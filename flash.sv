==> flow/design.v <==
module flash(
  input  logic       clk_100mhz,
  input  logic       nrst,
  input  logic       miso,
  output logic       mosi,
  output logic       sclk,
  output logic       wpn,
  output logic       rstn,
  output logic       csn,
  output logic [7:0] out
);
  localparam TICK       = 2;
  localparam MS         = 100000;
  localparam SEC        = 1000 * MS;
  localparam CMD_RESET  = 8'hf0;
  localparam CMD_READ   = 8'h03;
  localparam START_ADDR = 24'h000000;
  typedef enum logic [3:0] {
    ST_WAIT,
    ST_RESET_CS,
    ST_RESET_CMD,
    ST_RESET_WAIT,
    ST_RD_CS,
    ST_RD_CMD,
    ST_RD_ADDR,
    ST_RD_DATA,
    ST_RD_WAIT
  } state_t;
  state_t      state, state_r;
  logic [29:0] cnt, cnt_r;
  logic        clk_cnt, clk_cnt_r;
  logic [23:0] addr, addr_r;
  logic [7:0]  data, data_r;
  logic [23:0] wshr, wshr_r;
  logic [7:0]  rshr, rshr_r;
  logic        sclk_en, sclk_en_r;
  logic        cs, cs_r;
  logic        clk_50mhz;
  assign clk_cnt = clk_cnt_r ^ 1;
  always_ff @(posedge clk_100mhz, negedge nrst)
    if (!nrst)
      clk_cnt_r <= 1;
    else
      clk_cnt_r <= clk_cnt;
  assign clk_50mhz = clk_cnt_r;
  always_comb begin
    cs = cs_r;
    case (state_r)
      ST_WAIT, ST_RESET_WAIT:
        if (cnt_r == MS - 1)
          cs = 1;
      ST_RESET_CMD, ST_RD_DATA:
        if (cnt_r == 8 * TICK - 2)
          cs = 0;
      ST_RD_WAIT:
        if (cnt_r == SEC - 1)
          cs = 1;
    endcase
  end
  always_ff @(posedge clk_100mhz, negedge nrst)
    if (!nrst)
      cs_r <= 0;
    else
      cs_r <= cs;
  always_comb begin
    sclk_en = sclk_en_r;
    case (state_r)
      ST_RESET_CS, ST_RD_CS:
        if (!cnt_r)
          sclk_en = 1;
      ST_RESET_CMD, ST_RD_DATA:
        if (cnt_r == 8 * TICK - 2)
          sclk_en = 0;
    endcase
  end
  always_ff @(posedge clk_100mhz, negedge nrst)
    if (!nrst)
      sclk_en_r <= 0;
    else
      sclk_en_r <= sclk_en;
  always_comb begin
    addr = addr_r;
    if (state_r == ST_RD_WAIT && cnt_r == MS - 1)
      addr = addr_r + 1;
  end
  always_ff @(posedge clk_100mhz, negedge nrst)
    if (!nrst)
      addr_r <= START_ADDR;
    else
      addr_r <= addr;
  always_comb begin
    wshr = wshr_r;
    if (!(cnt_r & 1))
      wshr = wshr_r << 1;
    case (state_r)
      ST_RESET_CS:
        wshr[23:16] = CMD_RESET;
      ST_RD_CS:
        wshr[23:16] = CMD_READ;
      ST_RD_CMD:
        if (cnt_r == 8 * TICK - 2)
          wshr = addr_r;
    endcase
  end
  always_ff @(posedge clk_100mhz)
    wshr_r <= wshr;
  assign rshr = !(cnt_r & 1) ? {rshr_r[6:0], miso} : rshr_r;
  always_ff @(posedge clk_100mhz)
    rshr_r <= rshr;
  always_comb begin
    data = data_r;
    if (state_r == ST_RD_DATA && cnt_r == 8 * TICK - 1)
      data = rshr_r;
  end
  always_ff @(posedge clk_100mhz, negedge nrst)
    if (!nrst)
      data_r <= 0;
    else
      data_r <= data;
  always_comb begin
    state = state_r;
    cnt   = cnt_r + 1;
    case (state_r)
      ST_WAIT:
        if (cnt_r == MS - 1) begin
          state = ST_RESET_CS;
          cnt   = 0;
        end
      ST_RESET_CS:
        if (cnt_r == TICK - 1) begin
          state = ST_RESET_CMD;
          cnt   = 0;
        end
      ST_RESET_WAIT:
        if (cnt_r == MS - 1) begin
          state = ST_RD_CS;
          cnt   = 0;
        end
      ST_RD_CS:
        if (cnt_r == TICK - 1) begin
          state = ST_RD_CMD;
          cnt   = 0;
        end
      ST_RD_ADDR:
        if (cnt_r == 24 * TICK - 1) begin
          state = ST_RD_DATA;
          cnt   = 0;
        end
      ST_RD_WAIT:
        if (cnt_r == SEC - 1) begin
          state = ST_RD_CS;
          cnt   = 0;
        end
      default:
        if (cnt_r == 8 * TICK - 1) begin
          state = state_t'(state_r + 1);
          cnt   = 0;
        end
    endcase
  end
  always_ff @(posedge clk_100mhz, negedge nrst)
    if (!nrst) begin
      state_r <= ST_WAIT;
      cnt_r   <= 0;
    end else begin
      state_r <= state;
      cnt_r   <= cnt;
    end
  assign mosi = wshr_r[23];
  assign sclk = sclk_en_r ? clk_50mhz : 1;
  assign wpn  = 1;
  assign rstn = 1;
  assign csn  = !cs_r;
  assign out = data_r;
endmodule
* Tool chain data of flash
The steps from the RTL of flash to its reports follow in flow order. Lines are those of the file above, counted from 1. Operators carry their Yosys type and port widths (W data, S select, Z words). Cell names lack the library's common part. The mark n/a stands for no value.
Design: top module flash, clock port clk_100mhz, standard-cell library sky130hd, library corner tt_025C_1v80

* Word level
Yosys after proc, flatten, opt, wreduce and memory -nomap, before mapping. Memory bits, and registers merged into a memory's read port (data or address), are not among the register bits. Print and check cells are not counted. Equal cells are merged and count once.
Bit counts: register bits after elaboration 101, output and inout bits 13
Cells by class: $add $sub $neg 3, bitwise logic cells 1, reduce/logical cells 15, multiplexer cells 25, equality and inequality tests 23
Operators with widths (count):
- $mux W30 | 5
- $pmux W30 S4 | 1
- $eq A30 B4 Y1 const B | 2
- $mux W24 | 2
- $logic_not A32 Y1 | 1
- $add A30 B1 Y30 const B | 1
- $eq A30 B1 Y1 const B | 1
- $eq A30 B17 Y1 const B | 1
- $eq A30 B27 Y1 const B | 1
- $eq A30 B6 Y1 const B | 1
- $logic_not A30 Y1 | 1
- $mux W4 | 7
- $add A24 B1 Y24 const B | 1
- $pmux W8 S3 | 1
- $pmux W4 S6 | 1
- $ne A2 B2 Y1 const B | 9
- $eq A4 B3 Y1 const B | 4
- $mux W16 | 1
- $eq A4 B2 Y1 const B | 2
- $reduce_and A7 Y1 | 1
- $reduce_bool A7 Y1 | 1
- $reduce_or A2 Y1 | 3
- $mux W1 | 5
- $add A4 B1 Y4 const B | 1
- $eq A4 B1 Y1 const B | 1
- $eq A4 B4 Y1 const B | 1
- $logic_not A4 Y1 | 1
- $reduce_and A4 Y1 | 1
Not listed: further kinds 8, cells in them 9.

* Logic depth
Depth = most cells in a row (Yosys ltp): at word level without a register or memory, in the mapped netlist without a sequential cell, where the memories' decode and read muxes count.
Depth: word-level depth 4, ABC_AREA 0, depth in mapped cells 10, mapped depth without buffers 8

* Netlist
Yosys stat after the flow's synthesis: flattened, memories mapped to cells. It holds for the ABC_AREA given above (unset counts as 0); a run with the other value may have another netlist.
Mapped netlist: sequential area 2448.6 µm², chip area (Yosys) 4815.9 µm², mapped cells 455, flip-flop cells 101
Cells by type:
- dfrtp_1 | count 68, area in all 1.7E+03 µm²
- dfxtp_1 | count 24, area in all 480.461 µm²
- mux2i_1 | count 25, area in all 250.24 µm²
- xor2_1 | count 28, area in all 245.235 µm²
- edfxtp_1 | count 8, area in all 240.23 µm²
- xnor2_1 | count 24, area in all 210.202 µm²
- nand2_1 | count 42, area in all 157.651 µm²
- nand3_1 | count 30, area in all 150.144 µm²
- o21ai_0 | count 29, area in all 145.139 µm²
- nor2_1 | count 35, area in all 131.376 µm²
- ha_1 | count 9, area in all 112.608 µm²
- mux2_2 | count 9, area in all 101.347 µm²
- nor4_4 | count 3, area in all 63.811 µm²
- nand4_1 | count 10, area in all 62.56 µm²
- nor3_1 | count 10, area in all 50.048 µm²
- inv_1 | count 13, area in all 48.797 µm²
- nor4_1 | count 6, area in all 37.536 µm²
- nor4_2 | count 3, area in all 37.536 µm²
Not listed: further types 37, cells in them 79.

* Path before layout
Path of least setup slack by OpenSTA after synthesis, without wires, with an ideal clock, recovery checks aside; 20% of the period is set as input and as output delay. Where synthesis merged equal registers, the netlist keeps one of their names.
Timing path after synthesis: path type reg-to-reg, start register cnt_r[13], end register state_r[1], period 5.27 ns, driving pins on the path 8, path slack 3.018 ns, required time 5.142 ns, data arrival time 2.124 ns, path delay 2.252 ns, synthesis period reached 2.252 ns
"path delay" = arrival - input delay + setup time. "driving pins on the path": output pins that drive a net of the path, with the launching flip-flop's if there is one; two outputs of one cell count as two. "synthesis period reached" = period - worst setup slack (recovery checks aside). The figure is calculated, with input and output delays left at 20% of the set period. The rows between start and end are the longest chain of elaborated cells between them; the timing report does not say that the signal goes this way. Where chains are equally long, one stands for them. Each line given opens the expression or statement behind the cell; cells for indexed reads and writes are added by Yosys, which also makes memories of some case tables.
On the way, after synthesis: path through dfrtp_1 > clkbuf_1 > nor4_1 > nand4_1 > or2_1 > a221o_1 > nor3_4 > mux2_1, length of the longest elaborated chain 3, elaborated cells between the ends (all ways) 21, those cells by class eq/ne: 11; mux: 8; reduce/logical: 2
Ends and longest elaborated chain, after synthesis:
- from (decl) | line 30 | logic [29:0] cnt, cnt_r;
- from (assign) | line 164 | cnt_r   <= 0;
- from (assign) | line 167 | cnt_r   <= cnt;
- $eq A30 B4 Y1 | line 155 | if (cnt_r == 8 * TICK - 1) begin
- $mux W4 | line 155
- $pmux W4 S6 | line 123 | case (state_r)
- to (assign) | line 163 | state_r <= ST_WAIT;
- to (assign) | line 166 | state_r <= state;
- to (decl) | line 29 | state_t      state, state_r;

* Path in the finished layout
Path of least setup slack in the final report of record 1 (OpenROAD, finished layout, wires in). Where an end is a register, its clock arrival counts in the times.
Timing path after layout: path type reg-to-reg, start register state_r[0], end register addr_r[23], required time 3.17 ns, path slack 0.31 ns, data arrival time 2.86 ns, driving pins on the path 9, period 2.89 ns
The rows between start and end are the longest chain of elaborated cells between them; the timing report does not say that the signal goes this way. Where chains are equally long, one stands for them.
On the way, after layout: path through dfrtp_1 > inv_1 > ha_1 > and3b_1 > nand4_1 > nor4_4 > nand3_2 > nor4_2 > xor2_1, length of the longest elaborated chain 2, elaborated cells between the ends (all ways) 2, those cells by class eq/ne: 1; reduce/logical: 1
Ends and longest elaborated chain, after layout:
- from (decl) | line 29 | state_t      state, state_r;
- from (assign) | line 163 | state_r <= ST_WAIT;
- from (assign) | line 166 | state_r <= state;
- $eq A4 B4 Y1 | line 83 | if (state_r == ST_RD_WAIT && cnt_r == MS - 1)
- $logic_and A1 B1 Y1 | line 83
- to (assign) | line 88 | addr_r <= START_ADDR;
- to (assign) | line 90 | addr_r <= addr;
- to (decl) | line 32 | logic [23:0] addr, addr_r;

Appendix: measured runs

Measured results for flash: 2 stored runs of the Yosys and OpenROAD flow on sky130hd. The settings differ; the order carries no meaning. The constraints put input and output delay at 20% of the set period each and load the outputs with 0.01 pF.
"achieved period" means the clock period less the worst setup slack. The figure is calculated, with input and output delays left at 20% of the set period.
"worst setup path time" is the time allowed to the run's worst setup path (the clock period less input and output delay, where it has them) less its slack. Clock arrival times count: a late capture clock shortens it, a late launch clock lengthens it.
"power consumption" is the tool's figure for a default switching activity; nothing was simulated.

[record 1] flow files
==> flow/run.sh <==
#!/bin/bash
# the make line also repeats the synthesis and layout settings of config.mk as NAME=value (left out here)
make -C /OpenROAD-flow-scripts/flow DESIGN_CONFIG=/design/flow/config.mk WORK_HOME=/design/flow/orfs CLKGATE_MAP_FILE= finish
==> flow/config.mk <==
export PLATFORM = sky130hd
export DESIGN_NAME = flash
export DESIGN_NICKNAME = flash
export VERILOG_FILES = /design/flow/design.v
export SDC_FILE = /design/flow/constraint.sdc
export NUM_CORES = 4
export LEC_CHECK = 0
export CAP_MARGIN = 20
export CELL_PAD_IN_SITES_GLOBAL_PLACEMENT = 2
export CORE_MARGIN = 2
export CORE_UTILIZATION = 17
export CTS_CLUSTER_DIAMETER = 133
export MAX_ROUTING_LAYER = met5
export MIN_ROUTING_LAYER = met2
export SLEW_MARGIN = 20
==> flow/constraint.sdc <==
create_clock -name core_clock -period 2.89 [get_ports {clk_100mhz}]
set_input_delay 0.5780 -clock core_clock [delete_from_list [all_inputs] [get_ports {clk_100mhz}]]
set_output_delay 0.5780 -clock core_clock [all_outputs]
set_load 0.01 [all_outputs]

[record 1] result: power consumption 2717 uW; utilization in the final report 20.6%; standard-cell area after layout 5750.5 µm²; area of the synthesized netlist 4815.9 µm²; achieved period 2.579 ns; overall die area 29690.7 µm²; setup slack of the critical path 0.311 ns; setup total negative slack 0.000 ns; worst setup path time 2.58 ns; type of the worst setup path reg-to-reg

[record 2] flow files
==> flow/run.sh <==
#!/bin/bash
# the make line also repeats the synthesis and layout settings of config.mk as NAME=value (left out here)
make -C /OpenROAD-flow-scripts/flow DESIGN_CONFIG=/design/flow/config.mk WORK_HOME=/design/flow/orfs CLKGATE_MAP_FILE= finish
==> flow/config.mk <==
export PLATFORM = sky130hd
export DESIGN_NAME = flash
export DESIGN_NICKNAME = flash
export VERILOG_FILES = /design/flow/design.v
export SDC_FILE = /design/flow/constraint.sdc
export NUM_CORES = 4
export LEC_CHECK = 0
export CAP_MARGIN = 20
export CELL_PAD_IN_SITES_DETAIL_PLACEMENT = 2
export CORE_ASPECT_RATIO = 0.97
export CORE_MARGIN = 2
export CORE_UTILIZATION = 30
export GPL_ROUTABILITY_DRIVEN = 1
export PLACE_DENSITY_LB_ADDON = 0.04
export SETUP_SLACK_MARGIN = 0.27
export SLEW_MARGIN = 5
==> flow/constraint.sdc <==
create_clock -name core_clock -period 1.95 [get_ports {clk_100mhz}]
set_input_delay 0.3900 -clock core_clock [delete_from_list [all_inputs] [get_ports {clk_100mhz}]]
set_output_delay 0.3900 -clock core_clock [all_outputs]
set_load 0.01 [all_outputs]

[record 2] result: power consumption 3997 uW; utilization in the final report 47.9%; standard-cell area after layout 7523.5 µm²; area of the synthesized netlist 4815.9 µm²; achieved period 2.379 ns; overall die area 17082.7 µm²; setup slack of the critical path -0.429 ns; setup total negative slack -23.191 ns; worst setup path time 2.38 ns; type of the worst setup path reg-to-reg
