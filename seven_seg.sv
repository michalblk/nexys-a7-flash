==> flow/design.v <==
module seven_seg(
  input  logic       clk_100mhz,
  input  logic       nrst,
  output logic       ca,
  output logic       cb,
  output logic       cc,
  output logic       cd,
  output logic       ce,
  output logic       cf,
  output logic       cg,
  output logic       dp,
  output logic [7:0] an,
  input  logic [3:0] val,
  input  logic       d,
  input  logic       valid,
  output logic [2:0] can
);
  localparam ZERO   = 7'b000_0001;
  localparam ONE    = 7'b100_1111;
  localparam TWO    = 7'b001_0010;
  localparam THREE  = 7'b000_0110;
  localparam FOUR   = 7'b100_1100;
  localparam FIVE   = 7'b010_0100;
  localparam SIX    = 7'b010_0000;
  localparam SEVEN  = 7'b000_1111;
  localparam EIGHT  = 7'b000_0000;
  localparam NINE   = 7'b000_0100;
  localparam CHAR_A = 7'b000_1000;
  localparam CHAR_B = 7'b110_0000;
  localparam CHAR_C = 7'b111_0010;
  localparam CHAR_D = 7'b100_0010;
  localparam CHAR_E = 7'b011_0000;
  localparam CHAR_F = 7'b011_1000;
  localparam NONE   = 7'b111_1111;
  localparam STEP   = 10000;
  logic [13:0] cnt, cnt_r;
  logic [2:0]  idx, idx_r;
  always_comb begin
    cnt = cnt_r + 1;
    idx = idx_r;
    if (cnt_r == STEP - 1) begin
      cnt = 0;
      idx = idx_r + 1;
    end
  end
  always_ff @(posedge clk_100mhz, negedge nrst)
    if (!nrst) begin
      cnt_r <= 0;
      idx_r <= 0;
    end else begin
      cnt_r <= cnt;
      idx_r <= idx;
    end
  always_comb
    case (idx_r)
      0: an = 8'b1111_1110;
      1: an = 8'b1111_1101;
      2: an = 8'b1111_1011;
      3: an = 8'b1111_0111;
      4: an = 8'b1110_1111;
      5: an = 8'b1101_1111;
      6: an = 8'b1011_1111;
      7: an = 8'b0111_1111;
    endcase
  assign dp = !(valid && d);
  always_comb
    if (valid)
      case (val)
        0:  {ca, cb, cc, cd, ce, cf, cg} = ZERO;
        1:  {ca, cb, cc, cd, ce, cf, cg} = ONE;
        2:  {ca, cb, cc, cd, ce, cf, cg} = TWO;
        3:  {ca, cb, cc, cd, ce, cf, cg} = THREE;
        4:  {ca, cb, cc, cd, ce, cf, cg} = FOUR;
        5:  {ca, cb, cc, cd, ce, cf, cg} = FIVE;
        6:  {ca, cb, cc, cd, ce, cf, cg} = SIX;
        7:  {ca, cb, cc, cd, ce, cf, cg} = SEVEN;
        8:  {ca, cb, cc, cd, ce, cf, cg} = EIGHT;
        9:  {ca, cb, cc, cd, ce, cf, cg} = NINE;
        10: {ca, cb, cc, cd, ce, cf, cg} = CHAR_A;
        11: {ca, cb, cc, cd, ce, cf, cg} = CHAR_B;
        12: {ca, cb, cc, cd, ce, cf, cg} = CHAR_C;
        13: {ca, cb, cc, cd, ce, cf, cg} = CHAR_D;
        14: {ca, cb, cc, cd, ce, cf, cg} = CHAR_E;
        15: {ca, cb, cc, cd, ce, cf, cg} = CHAR_F;
      endcase
    else
      {ca, cb, cc, cd, ce, cf, cg} = NONE;
  assign can = idx_r;
endmodule
Reports on seven_seg
What the tools print for seven_seg, step after step.
Line numbers count from 1 in the design file above.
Operators carry their Yosys type and port widths (W data, S select, Z words).
Cell names lack the library's common part.
The mark - stands for no value.
Design
  design top: seven_seg
  clock: clk_100mhz
  standard-cell library: sky130hd
  library corner: tt_025C_1v80

Elaborated design
Source: Yosys, flattened and elaborated, memories not mapped. Widths are those after wreduce; folded enables and synchronous resets count as part of the registers. Registers that Yosys merges into a memory's read port (data or address) are not register bits. Print and check cells do not count. Equal cells are merged and count once.
Memory sizes are those after Yosys's memory passes, which may raise the word count (mostly to a power of two), join words into wider ones and drop unused or constant bits.
Storage and ports
  register bits: 17
  bits in latches: 0
  memory bits (writable): 0
  ROM bits: 176
  word width x clocked read ports: 0
  memory cells: 2
  input bits: 8
  output and inout port bits: 19
  word-level cells: 17
Cells by class
  add/sub/neg operators: 2
  multipliers: 0
  div/mod/pow operators: 0
  order comparisons: 0
  eq/ne operators: 1
  shift-type cells: 0
  muxes and demuxes: 8
  bitwise operators: 0
  reduce/logical cells: 2
Memory list
  (name not given): depth 16, bits a word 7, read ports 1, wr ports 0, line 68  | case (val)
  (name not given): depth 8, bits a word 8, read ports 1, wr ports 0, line 55  | case (idx_r)
Operators by type and width (count)
  $add A14 B1 Y14 const B: 1
  $eq A14 B14 Y1 const B: 1
  $mux W14: 1
  $mux W1: 7
  $add A3 B1 Y3 const B: 1
  $logic_and A1 B1 Y1: 1
  $logic_not A1 Y1: 1

Logic depth
Depth = most cells in a row (Yosys ltp): at word level without a register or memory, in the mapped netlist without a sequential cell, where the memories' decode and read muxes count.
Depth
  depth in word-level cells: 2
  ABC_AREA: 1
  mapped depth: 8
  depth with buffers taken out: 8

Netlist
The flow's flattened synthesis, as Yosys stat reports it; memories are mapped. The netlist is that of the ABC_AREA named above (0 if unset); the other value can give another one.
Cell types
  dfrtp_1: count 17, area in all 425.408 µm²
  nand2_1: count 49, area in all 183.926 µm²
  ha_1: count 12, area in all 150.144 µm²
  inv_1: count 28, area in all 105.101 µm²
  nand3_1: count 21, area in all 105.101 µm²
  nor2_1: count 24, area in all 90.086 µm²
  xor2_1: count 6, area in all 52.55 µm²
  nor2_4: count 3, area in all 33.782 µm²
  o21ai_0: count 6, area in all 30.029 µm²
  nand2_2: count 4, area in all 25.024 µm²
  nor2_8: count 1, area in all 20.019 µm²
  nor2_2: count 3, area in all 18.768 µm²
  a21oi_1: count 3, area in all 15.014 µm²
  inv_2: count 4, area in all 15.014 µm²
  nand4_1: count 2, area in all 12.512 µm²
  buf_2: count 2, area in all 10.01 µm²
  o311ai_0: count 1, area in all 8.758 µm²
  o21a_1: count 1, area in all 7.507 µm²
Other cell types: 3; their cells: 3.
Synthesis totals
  standard cells after synthesis: 190
  synthesis area: 1323.8 µm²
  flip-flop cells: 17

Worst setup path after synthesis
Path of least setup slack by OpenSTA after synthesis, without wires, with an ideal clock, recovery checks aside; 20% of the period is set as input and as output delay. Where synthesis merged equal registers, the netlist keeps one of their names.
Timing post-synthesis
  path type: input -> output
  start: input val[0]
  end: output cc
  clock period: 1.82 ns
  input delay: 0.364 ns
  time at the first pin: 0.364 ns
  arrival time: 1.160 ns
  setup slack: 0.296 ns
  path delay: 0.796 ns
  stages: 4
  buffers on the path: 0
  synthesis period reached: 1.524 ns
"path delay" = arrival - input delay + setup time.
At an output port there is no setup time.
"stages": output pins that drive a net of the path, with the launching flip-flop's if there is one; two outputs of one cell count as two.
"synthesis period reached" is the clock period less the worst setup slack; recovery checks do not enter. This is arithmetic on one report: input and output delays are still those of the set period (20% each).
The rows between start and end are the longest chain of elaborated cells between them; the timing report does not say that the signal goes this way. Where chains are equally long, one stands for them.
Each line given opens the expression or statement behind the cell; cells for indexed reads and writes are added by Yosys, which also makes memories of some case tables.
A memory read counts as a cell of the chain, while the word-level depth stops at memories.
Between the ends, post-synthesis
  cells stage by stage: inv_1 -> ha_1 -> inv_1 -> o311ai_0
  cells in the longest elaborated chain: 2
  elaborated cells between the ends (all ways): 2
RTL lines, path post-synthesis
  start, declared: line 13  | input  logic [3:0] val,
  $mem_v2 Z16 W7: line 68  | case (val)
  $mux W1: line 67  | if (valid)
  end, declared: line 6  | output logic       cc,

Timing after layout
Path of least setup slack in the final report of flow run A (OpenROAD, finished layout, wires in). Where an end is a register, its clock arrival counts in the times.
Timing after layout
  path type: register -> output
  start: register idx_r[1]
  end: output an[6]
  clock period: 1.46 ns
  time at the first pin: 0.25 ns
  arrival time: 1.14 ns
  setup slack: 0.03 ns
  stages: 5
  buffers on the path: 2
The rows between start and end are the longest chain of elaborated cells between them; the timing report does not say that the signal goes this way. Where chains are equally long, one stands for them.
A memory read counts as a cell of the chain, while the word-level depth stops at memories.
Between the ends, after layout
  cells stage by stage: dfrtp_1 -> buf_6 -> ha_1 -> nand2_1 -> buf_2
  cells in the longest elaborated chain: 1
  elaborated cells between the ends (all ways): 1
RTL lines, path after layout
  start, declared: line 37  | logic [2:0]  idx, idx_r;
  start, assigned: line 49  | idx_r <= 0;
  start, assigned: line 52  | idx_r <= idx;
  $mem_v2 Z8 W8: line 55  | case (idx_r)
  end, declared: line 12  | output logic [7:0] an,

--- measured runs ---
Flow measurements of seven_seg on sky130hd: 2 stored runs with different settings, listed in no order. Input and output delays are each 20% of the period that was set; the output load is 0.01 pF.
"achieved clock period (ns)": clock period set for the run, less the worst setup slack. It is reckoned from that one timing run; input and output delays stay at 20% of the period that was set.
"worst setup path time (ns)" = time allowed to the worst setup path (clock period - input delay - output delay, where it has them) - its slack; a late launch clock adds to it, a late capture clock takes from it.

Flow files of flow run A
==> flow/run.sh <==
#!/bin/bash
# the make line also repeats the synthesis and layout settings of config.mk as NAME=value (left out here)
make -C /OpenROAD-flow-scripts/flow DESIGN_CONFIG=/design/flow/config.mk WORK_HOME=/design/flow/orfs CLKGATE_MAP_FILE= finish
==> flow/config.mk <==
export PLATFORM = sky130hd
export DESIGN_NAME = seven_seg
export DESIGN_NICKNAME = seven_seg
export VERILOG_FILES = /design/flow/design.v
export SDC_FILE = /design/flow/constraint.sdc
export NUM_CORES = 4
export LEC_CHECK = 0
export ABC_AREA = 1
export CAP_MARGIN = 20
export CELL_PAD_IN_SITES_DETAIL_PLACEMENT = 0
export CELL_PAD_IN_SITES_GLOBAL_PLACEMENT = 1
export CORE_MARGIN = 2
export CORE_UTILIZATION = 32
export CTS_CLUSTER_DIAMETER = 258
export GPL_ROUTABILITY_DRIVEN = 1
export SLEW_MARGIN = 10
export TNS_END_PERCENT = 35
==> flow/constraint.sdc <==
create_clock -name core_clock -period 1.46 [get_ports {clk_100mhz}]
set_input_delay 0.2920 -clock core_clock [delete_from_list [all_inputs] [get_ports {clk_100mhz}]]
set_output_delay 0.2920 -clock core_clock [all_outputs]
set_load 0.01 [all_outputs]

report of flow run A
yosys chip area after synthesis (um^2): 1323.8
finish__design__die__area: 4666.9
finish__design__instance__area__stdcell: 1838.0
finish__timing__setup__ws: 0.025
finish__timing__setup__tns: 0.000
finish__timing__hold__ws: 0.363
achieved clock period (ns): 1.435
worst setup path time (ns): 1.14
worst setup path kind: register -> output

Flow files of flow run B
==> flow/run.sh <==
#!/bin/bash
# the make line also repeats the synthesis and layout settings of config.mk as NAME=value (left out here)
make -C /OpenROAD-flow-scripts/flow DESIGN_CONFIG=/design/flow/config.mk WORK_HOME=/design/flow/orfs CLKGATE_MAP_FILE= finish
==> flow/config.mk <==
export PLATFORM = sky130hd
export DESIGN_NAME = seven_seg
export DESIGN_NICKNAME = seven_seg
export VERILOG_FILES = /design/flow/design.v
export SDC_FILE = /design/flow/constraint.sdc
export NUM_CORES = 4
export LEC_CHECK = 0
export CAP_MARGIN = 20
export CORE_MARGIN = 2
export CORE_UTILIZATION = 40
export SLEW_MARGIN = 20
==> flow/constraint.sdc <==
create_clock -name core_clock -period 3.07 [get_ports {clk_100mhz}]
set_input_delay 0.6140 -clock core_clock [delete_from_list [all_inputs] [get_ports {clk_100mhz}]]
set_output_delay 0.6140 -clock core_clock [all_outputs]
set_load 0.01 [all_outputs]

report of flow run B
yosys chip area after synthesis (um^2): 1122.3
finish__design__die__area: 3245.6
finish__design__instance__area__stdcell: 1478.9
finish__timing__setup__ws: 0.097
finish__timing__setup__tns: 0.000
finish__timing__hold__ws: 0.485
achieved clock period (ns): 2.973
worst setup path time (ns): 1.75
worst setup path kind: input -> output
--- end ---
